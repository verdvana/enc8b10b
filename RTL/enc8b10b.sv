==> flow/design.v <==
`timescale 1ns/1ns
module enc8b10b(
	input           clk,         
    input           rst_n,       
    input           enable,      
    input           k_char,      
    input           init_rd_n,   
    input           init_rd_val, 
    output          rd,          
    input  [7:0]    data_in,     
    output [9:0]    data_out     
);
    wire    rd_temp1;            
    reg     rd_temp2;            
    reg     rd_temp3;            
    reg     rd_temp4;            
    assign rd_temp1 = init_rd_n ? (init_rd_n&init_rd_val) : (init_rd_n|init_rd_val);
    reg [5:0] x;     
    always_comb begin
        if(!rst_n) begin
            x <= '0;
            rd_temp2 <= '0;
        end
        else if(enable)begin 
            case(data_in[4:0])
                5'b00000:   if(rd_temp1) begin   
                                x <= 6'b011000;
                                rd_temp2 <= '0;
                            end
                            else begin           
                                x <= 6'b100111;
                                rd_temp2 <= '1;
                            end
                5'b00001:   if(rd_temp1) begin
                                x <= 6'b100010;
                                rd_temp2 <= '0;
                            end
                            else begin
                                x <= 6'b011101;
                                rd_temp2 <= '1;
                            end
                5'b00010:   if(rd_temp1) begin
                                x <= 6'b010010;
                                rd_temp2 <= '0;
                            end
                            else begin
                                x <= 6'b101101;
                                rd_temp2 <= '1;
                            end
                5'b00011:   begin
                                x <= 6'b110001;
                                rd_temp2 <= rd_temp1;
                            end
                5'b00100:   if(rd_temp1) begin
                                x <= 6'b001010;
                                rd_temp2 <= '0;
                            end
                            else begin
                                x <= 6'b110101;
                                rd_temp2 <= '1;
                            end
                5'b00101:   begin
                                x <= 6'b101001;
                                rd_temp2 <= rd_temp1;
                            end
                5'b00110:   begin   
                                x <= 6'b011001;
                                rd_temp2 <= rd_temp1;
                            end
                5'b00111:   if(rd_temp1) begin
                                x <= 6'b000111;
                                rd_temp2 <= '0;
                            end
                            else begin
                                x <= 6'b111000;
                                rd_temp2 <= '1;
                            end
                5'b01000:   if(rd_temp1) begin
                                x <= 6'b000110;
                                rd_temp2 <= '0;
                            end
                            else begin
                                x <= 6'b111001;
                                rd_temp2 <= '1;
                            end
                5'b01001:   begin   
                                x <= 6'b100101;
                                rd_temp2 <= rd_temp1;
                            end
                5'b01010:   begin   
                                x <= 6'b010101;
                                rd_temp2 <= rd_temp1;
                            end
                5'b01011:   begin   
                                x <= 6'b110100;
                                rd_temp2 <= rd_temp1;
                            end
                5'b01100:   begin   
                                x <= 6'b001101;
                                rd_temp2 <= rd_temp1;
                            end
                5'b01101:   begin   
                                x <= 6'b101100;
                                rd_temp2 <= rd_temp1;
                            end
                5'b01110:   begin   
                                x <= 6'b011100;
                                rd_temp2 <= rd_temp1;
                            end
                5'b01111:   if(rd_temp1) begin
                                x <= 6'b101000;
                                rd_temp2 <= '0;
                            end
                            else begin
                                x <= 6'b010111;
                                rd_temp2 <= '1;
                            end
                5'b10000:   if(rd_temp1) begin
                                x <= 6'b100100;
                                rd_temp2 <= '0;
                            end
                            else begin
                                x <= 6'b011011;
                                rd_temp2 <= '1;
                            end
                5'b10001:   begin   
                                x <= 6'b100011;
                                rd_temp2 <= rd_temp1;
                            end
                5'b10010:   begin   
                                x <= 6'b010011;
                                rd_temp2 <= rd_temp1;
                            end
                5'b10011:   begin   
                                x <= 6'b110010;
                                rd_temp2 <= rd_temp1;
                            end
                5'b10100:   begin   
                                x <= 6'b001011;
                                rd_temp2 <= rd_temp1;
                            end
                5'b10101:   begin   
                                x <= 6'b101010;
                                rd_temp2 <= rd_temp1;
                            end
                5'b10110:   begin   
                                x <= 6'b011010;
                                rd_temp2 <= rd_temp1;
                            end
                5'b10111:   if(rd_temp1) begin
                                x <= 6'b000101;
                                rd_temp2 <= '0;
                            end
                            else begin
                                x <= 6'b111010;
                                rd_temp2 <= '1;
                            end   
                5'b11000:   if(rd_temp1) begin
                                x <= 6'b001100;
                                rd_temp2 <= '0;
                            end
                            else begin
                                x <= 6'b110011;
                                rd_temp2 <= '1;
                            end
                5'b11001:   begin   
                                x <= 6'b100110;
                                rd_temp2 <= rd_temp1;
                            end
                5'b11010:   begin   
                                x <= 6'b010110;
                                rd_temp2 <= rd_temp1;
                            end
                5'b11011:   if(rd_temp1) begin
                                x <= 6'b001001;
                                rd_temp2 <= '0;
                            end
                            else begin
                                x <= 6'b110110;
                                rd_temp2 <= '1;
                            end
                5'b11100:   case(k_char)
                                1'b0: begin
                                    x <= 6'b001110;
                                    rd_temp2 <= rd_temp1;
                                end
                                1'b1: begin
                                    if(rd_temp1) begin
                                        x <= 6'b110000;
                                        rd_temp2 <= '0;
                                    end
                                    else begin
                                        x <= 6'b001111;
                                        rd_temp2 <= '1;
                                    end 
                                end
                            endcase
                5'b11101:   if(rd_temp1) begin
                                x <= 6'b010001;
                                rd_temp2 <= '0;
                            end
                            else begin
                                x <= 6'b101110;
                                rd_temp2 <= '1;
                            end 
                5'b11110:   if(rd_temp1) begin
                                x <= 6'b100001;
                                rd_temp2 <= '0;
                            end
                            else begin
                                x <= 6'b011110;
                                rd_temp2 <= '1;
                            end  
                5'b11111:   if(rd_temp1) begin
                                x <= 6'b010100;
                                rd_temp2 <= '0;
                            end
                            else begin
                                x <= 6'b101011;
                                rd_temp2 <= '1;
                            end
                default:    begin
                                x <= '0;
                                rd_temp2 <= rd_temp1;
                            end
            endcase
        end
        else begin
            x <= '0;
            rd_temp2 <= '0;
        end
    end
    reg [3:0]   y;       
    always_comb begin
        if(!rst_n) begin
            y <= '0;
            rd_temp3 <= '0;
        end
        else if(enable)begin
            case(k_char)                                 
                1'b0:   begin
                    case(data_in[7:5])
                        3'b000: if(rd_temp2) begin
                                    y <= 4'b0100;
                                    rd_temp3 <= '0;
                                end
                                else begin
                                    y <= 4'b1011;
                                    rd_temp3 <= '1;
                                end
                        3'b001: begin
                                    y <= 4'b1001;
                                    rd_temp3 <= rd_temp2;
                                end
                        3'b010: begin
                                    y <= 4'b0101;
                                    rd_temp3 <= rd_temp2;
                                end
                        3'b011: if(rd_temp2) begin
                                    y <= 4'b0011;
                                    rd_temp3 <= '0;
                                end
                                else begin
                                    y <= 4'b1100;
                                    rd_temp3 <= '1;
                                end
                        3'b100: if(rd_temp2) begin
                                    y <= 4'b0010;
                                    rd_temp3 <= '0;
                                end
                                else begin
                                    y <= 4'b1101;
                                    rd_temp3 <= '1;
                                end
                        3'b101: begin
                                    y <= 4'b1010;
                                    rd_temp3 <= rd_temp2;
                                end
                        3'b110: begin
                                    y <= 4'b0110;
                                    rd_temp3 <= rd_temp2;
                                end
                        3'b111: if(x[1]==1&&x[0]==1)begin   
                                    if(rd_temp2) begin
                                        y <= 4'b1000;
                                        rd_temp3 <= '0;
                                    end
                                    else begin
                                        y <= 4'b0111;
                                        rd_temp3 <= '1;
                                    end
                                end
                                else begin
                                    if(rd_temp2) begin
                                        y <= 4'b0001;
                                        rd_temp3 <= '0;
                                    end
                                    else begin
                                        y <= 4'b1110;
                                        rd_temp3 <= '1;
                                    end
                                end
                        default:begin
                                y <= '0;
                                rd_temp3 <= rd_temp2;
                                end
                    endcase         
                end
                1'b1:   begin
                    case(data_in[7:5])
                        3'b000: if(rd_temp2) begin
                                    y <= 4'b0100;
                                    rd_temp3 <= '0;
                                end
                                else begin
                                    y <= 4'b1011;
                                    rd_temp3 <= '1;
                                end
                        3'b001: if(rd_temp2) begin
                                    y <= 4'b1001;
                                    rd_temp3 <= '0;
                                end
                                else begin
                                    y <= 4'b0110;
                                    rd_temp3 <= '1;
                                end
                        3'b010: if(rd_temp2) begin
                                    y <= 4'b0101;
                                    rd_temp3 <= '0;
                                end
                                else begin
                                    y <= 4'b1010;
                                    rd_temp3 <= '1;
                                end
                        3'b011: if(rd_temp2) begin
                                    y <= 4'b0011;
                                    rd_temp3 <= '0;
                                end
                                else begin
                                    y <= 4'b1100;
                                    rd_temp3 <= '1;
                                end
                        3'b100: if(rd_temp2) begin
                                    y <= 4'b0010;
                                    rd_temp3 <= '0;
                                end
                                else begin
                                    y <= 4'b1101;
                                    rd_temp3 <= '1;
                                end
                        3'b101: if(rd_temp2) begin
                                    y <= 4'b1010;
                                    rd_temp3 <= '0;
                                end
                                else begin
                                    y <= 4'b0101;
                                    rd_temp3 <= '1;
                                end
                        3'b110: if(rd_temp2) begin
                                    y <= 4'b0110;
                                    rd_temp3 <= '0;
                                end
                                else begin
                                    y <= 4'b1001;
                                    rd_temp3 <= '1;
                                end
                        3'b111: if(rd_temp2) begin
                                    y <= 4'b1000;
                                    rd_temp3 <= '0;
                                end
                                else begin
                                    y <= 4'b0111;
                                    rd_temp3 <= '1;
                                end
                        default:begin
                                y <= '0;
                                rd_temp3 <= rd_temp2;
                        end
                    endcase                 
                end
                default:begin
                        y <= '0;
                        rd_temp3 <= rd_temp2;
                end        
            endcase
        end
        else begin
            y <= '0;
            rd_temp3 <= '0;
        end
    end
    reg [9:0] data_out_r;
    always_ff @(posedge clk, negedge rst_n) begin
        if(!rst_n) begin
            data_out_r <= '0;
            rd_temp4 <= '0;
        end
        else if(enable)begin
            data_out_r <= {x,y};
            rd_temp4 <= rd_temp3;
        end
        else begin
            data_out_r <= '0;
            rd_temp4 <= '0;
        end
    end
    assign rd = rd_temp4;
    assign data_out =  data_out_r;
endmodule
From RTL to reports: enc8b10b
The steps from the RTL of enc8b10b to its reports follow in flow order.
Line numbers count from 1 in the design file above.
Cell names lack the library's common part.
A cell with -- has no value.
- top: enc8b10b
- clock input: clk
- standard-cell library: sky130hd
- timing corner: tt_025C_1v80

Word level
Counts by Yosys on the flattened word-level netlist (proc, flatten, opt, wreduce; memories kept). Register bits leave out memories and registers merged into their read ports (data or address); mux counts leave out enables and synchronous resets folded into registers. Print and check cells are left out. Cells with the same type and inputs are merged into one.
- noted register bits: 11
- input port bits at 14
- noted output and inout port bits: 11
- cells after elaboration at 97
- equal/unequal tests: 38
- noted multiplexer cells: 46
- bitwise gates (word level): 3
- noted reductions and logical operators: 8
- operators with widths (kind ; count):
    6-bit case mux with 32-bit select ; 1
    6-bit 2-to-1 mux ; 17
    5-bit == test (second input constant) ; 16
    4-bit case mux with 8-bit select ; 2
    4-bit 2-to-1 mux ; 11
    5-bit by 4-bit == test with 1-bit output (second input constant) ; 8
    5-bit by 3-bit == test with 1-bit output (second input constant) ; 4
    17-bit OR reduction ; 1
    14-bit OR reduction ; 1
    3-bit == test (second input constant) ; 4
    6-bit case mux with 2-bit select ; 1
    5-bit by 2-bit == test with 1-bit output (second input constant) ; 2
    10-bit 2-to-1 mux ; 1
    4-bit OR reduction ; 2
    8-bit OR reduction ; 1
    4-bit case mux with 2-bit select ; 1
    1-bit 2-to-1 mux ; 8
    3-bit by 2-bit == test with 1-bit output (second input constant) ; 2
    1-bit case mux with 2-bit select ; 3
    5-bit by 1-bit == test with 1-bit output (second input constant) ; 1
    5-bit zero test ; 1
    3-bit by 1-bit == test with 1-bit output (second input constant) ; 1
    3-bit zero test ; 1
    1-bit case mux with 3-bit select ; 1
    1-bit AND ; 1
    1-bit OR ; 1
    1-bit logical AND ; 1
    1-bit inverter ; 1

Logic depth
Yosys ltp: most cells in a row. Word level: on the elaborated netlist, between registers, memories and ports. Mapped: between sequential cells and ports; inverters and the memories' decode and read muxes count.
- depth after elaboration: 13
- ABC_AREA at 0
- noted mapped depth: 11
- gate-level depth less buffers at 7

Netlist
The flow's flattened synthesis, as Yosys stat reports it; memories are mapped. The netlist is that of the ABC_AREA named above (0 if unset); the other value can give another one.
- cells by type (cell ; count):
    dfrtp_1 ; 11
    a21oi_1 ; 16
    o21ai_0 ; 14
    nor2_1 ; 18
    nand2_1 ; 16
    a31oi_1 ; 6
    o21a_1 ; 5
    a32oi_1 ; 4
    buf_2 ; 7
    xnor2_1 ; 4
    clkbuf_1 ; 9
    o22ai_1 ; 5
    inv_1 ; 8
    a311oi_4 ; 1
    nand4b_1 ; 3
    o221ai_1 ; 3
    ha_1 ; 2
    nor3_1 ; 5
Other cell types: 42; their cells: 63.
- noted mapped cells: 200
- noted synthesis area: 1445.1 µm²
- flip-flops at 11

Timing after synthesis
Path of least setup slack by OpenSTA after synthesis, without wires, with an ideal clock, recovery checks aside; 20% of the period is set as input and as output delay. Where synthesis merged equal registers, the netlist keeps one of their names.
- path kind: input to register
- start: in init_rd_val
- end: reg data_out_r[0]
- clock period: 2.9 ns
- setup time: 0.082 ns
- noted time at the first pin: 0.580 ns
- arrival at 2.841 ns
- slack at -0.023 ns
- path delay: 2.343 ns
- noted stages: 10
- path buffers: 4
- synthesis period reached at 2.923 ns
"path delay" = arrival - input delay + setup time.
"stages" counts driving pins, that of a launching flip-flop among them; a cell with two outputs on the path counts twice.
"synthesis period reached" = period - worst setup slack (recovery checks aside). The figure is calculated, with input and output delays left at 20% of the set period.
The rows between start and end are the longest chain of elaborated cells between them; the timing report does not say that the signal goes this way. Where chains are equally long, one stands for them.
Each line given opens the expression or statement behind the cell; cells for indexed reads and writes are added by Yosys, which also makes memories of some case tables.
At most two assigning lines are given for a register; there are more.
- path through: buf_2 -> buf_1 -> clkbuf_1 -> clkbuf_1 -> ha_1 -> and2_1 -> a311oi_4 -> nor2_2 -> or4_1 -> a31oi_1
- cells in the longest elaborated chain: 13
- ends and longest elaborated chain, post-synthesis (what ; line ; text):
    start, declared ; 8 ; input           init_rd_val,
    1-bit OR ; 17 ; assign rd_temp1 = init_rd_n ? (init_rd_n&init_rd_val) : (init_rd_n|init_rd_val);
    1-bit 2-to-1 mux ; 17 ;
    1-bit 2-to-1 mux ; 188 ; if(rd_temp1) begin
    1-bit case mux with 2-bit select ; 182 ; 5'b11100:   case(k_char)
    1-bit case mux with 3-bit select ; 25 ; case(data_in[4:0])
    1-bit 2-to-1 mux ; 24 ; else if(enable)begin
    1-bit 2-to-1 mux ; 20 ; if(!rst_n) begin
    4-bit 2-to-1 mux ; 294 ; if(rd_temp2) begin
    4-bit 2-to-1 mux ; 283 ; 3'b111: if(x[1]==1&&x[0]==1)begin
    4-bit case mux with 8-bit select ; 242 ; case(data_in[7:5])
    4-bit case mux with 2-bit select ; 240 ; case(k_char)
    4-bit 2-to-1 mux ; 235 ; if(!rst_n) begin
    10-bit 2-to-1 mux ; 398 ; else if(enable)begin
    end, assigned ; 395 ; data_out_r <= '0;
    end, assigned ; 399 ; data_out_r <= {x,y};
    end, declared ; 392 ; reg [9:0] data_out_r;

Timing after layout
Path of least setup slack in the final report of run A (OpenROAD, finished layout, wires in). Where an end is a register, its clock arrival counts in the times.
- path kind: input to register
- start: in data_in[0]
- end: reg data_out_r[0]
- clock period: 3.13 ns
- setup time: 0.08 ns
- noted time at the first pin: 0.63 ns
- arrival at 3.12 ns
- slack at 0.17 ns
- noted stages: 8
- path buffers: 1
The rows between start and end are the longest chain of elaborated cells between them; the timing report does not say that the signal goes this way. Where chains are equally long, one stands for them.
At most two assigning lines are given for a register; there are more.
- path through: clkdlybuf4s50_1 -> or2_1 -> a2111oi_0 -> a311oi_1 -> o311ai_0 -> o21ai_1 -> or4_1 -> a31oi_1
- cells in the longest elaborated chain: 11
- ends and longest elaborated chain, after layout (what ; line ; text):
    start, declared ; 10 ; input  [7:0]    data_in,
    5-bit == test ; 25 ; case(data_in[4:0])
    14-bit OR reduction ; -- ;
    1-bit case mux with 3-bit select ; 25 ;
    1-bit 2-to-1 mux ; 24 ; else if(enable)begin
    1-bit 2-to-1 mux ; 20 ; if(!rst_n) begin
    4-bit 2-to-1 mux ; 294 ; if(rd_temp2) begin
    4-bit 2-to-1 mux ; 283 ; 3'b111: if(x[1]==1&&x[0]==1)begin
    4-bit case mux with 8-bit select ; 242 ; case(data_in[7:5])
    4-bit case mux with 2-bit select ; 240 ; case(k_char)
    4-bit 2-to-1 mux ; 235 ; if(!rst_n) begin
    10-bit 2-to-1 mux ; 398 ; else if(enable)begin
    end, assigned ; 395 ; data_out_r <= '0;
    end, assigned ; 399 ; data_out_r <= {x,y};
    end, declared ; 392 ; reg [9:0] data_out_r;

Memo
Re: implementation data of enc8b10b

2 stored runs of enc8b10b in the flow (synthesis by Yosys, layout by OpenROAD, sky130hd cells), in arbitrary order. Constraints: input delay and output delay 20% of the set period each, output load 0.01 pF.
By "clock period achieved" is meant the clock period of the run minus its worst setup slack. This is arithmetic on one report: input and output delays are still those of the set period (20% each).
"critical path time": the worst setup path's part of the clock period (all of it between registers, 20% less for each end at a port) less its slack. A launch clock that arrives late makes it longer, a capture clock that arrives late makes it shorter.
"overall power": no workload was simulated; the value follows from the tool's default switching activity.

Run A
Settings were period_ns = 3.13; CORE_UTILIZATION = 39; CAP_MARGIN = 20; CORE_MARGIN = 2; SLEW_MARGIN = 20
- cell area after synthesis at 1445.1 µm²
- overall power: 0.5442 mW
- utilization at 0.547
- noted the setup total negative slack: 0.000 ns
- area of the standard cells in the finished layout at 1973.1 µm²
- smallest setup slack at 0.173 ns
- noted the total die area: 4208.1 µm²
- noted the clock period achieved: 2.957 ns
- critical path time: 2.33 ns
- type of the worst setup path: input to register

Run B
Settings were period_ns = 1.93; CORE_UTILIZATION = 30; CELL_PAD_IN_SITES_GLOBAL_PLACEMENT = 3; CELL_PAD_IN_SITES_DETAIL_PLACEMENT = 1; SLEW_MARGIN = 35; MIN_ROUTING_LAYER = met2; CAP_MARGIN = 20; CORE_MARGIN = 2
- cell area after synthesis at 1445.1 µm²
- overall power: 1.015 mW
- utilization at 0.515
- noted the setup total negative slack: -0.383 ns
- area of the standard cells in the finished layout at 2416.1 µm²
- smallest setup slack at -0.155 ns
- noted the total die area: 5388.3 µm²
- noted the clock period achieved: 2.085 ns
- critical path time: 1.70 ns
- type of the worst setup path: input to register
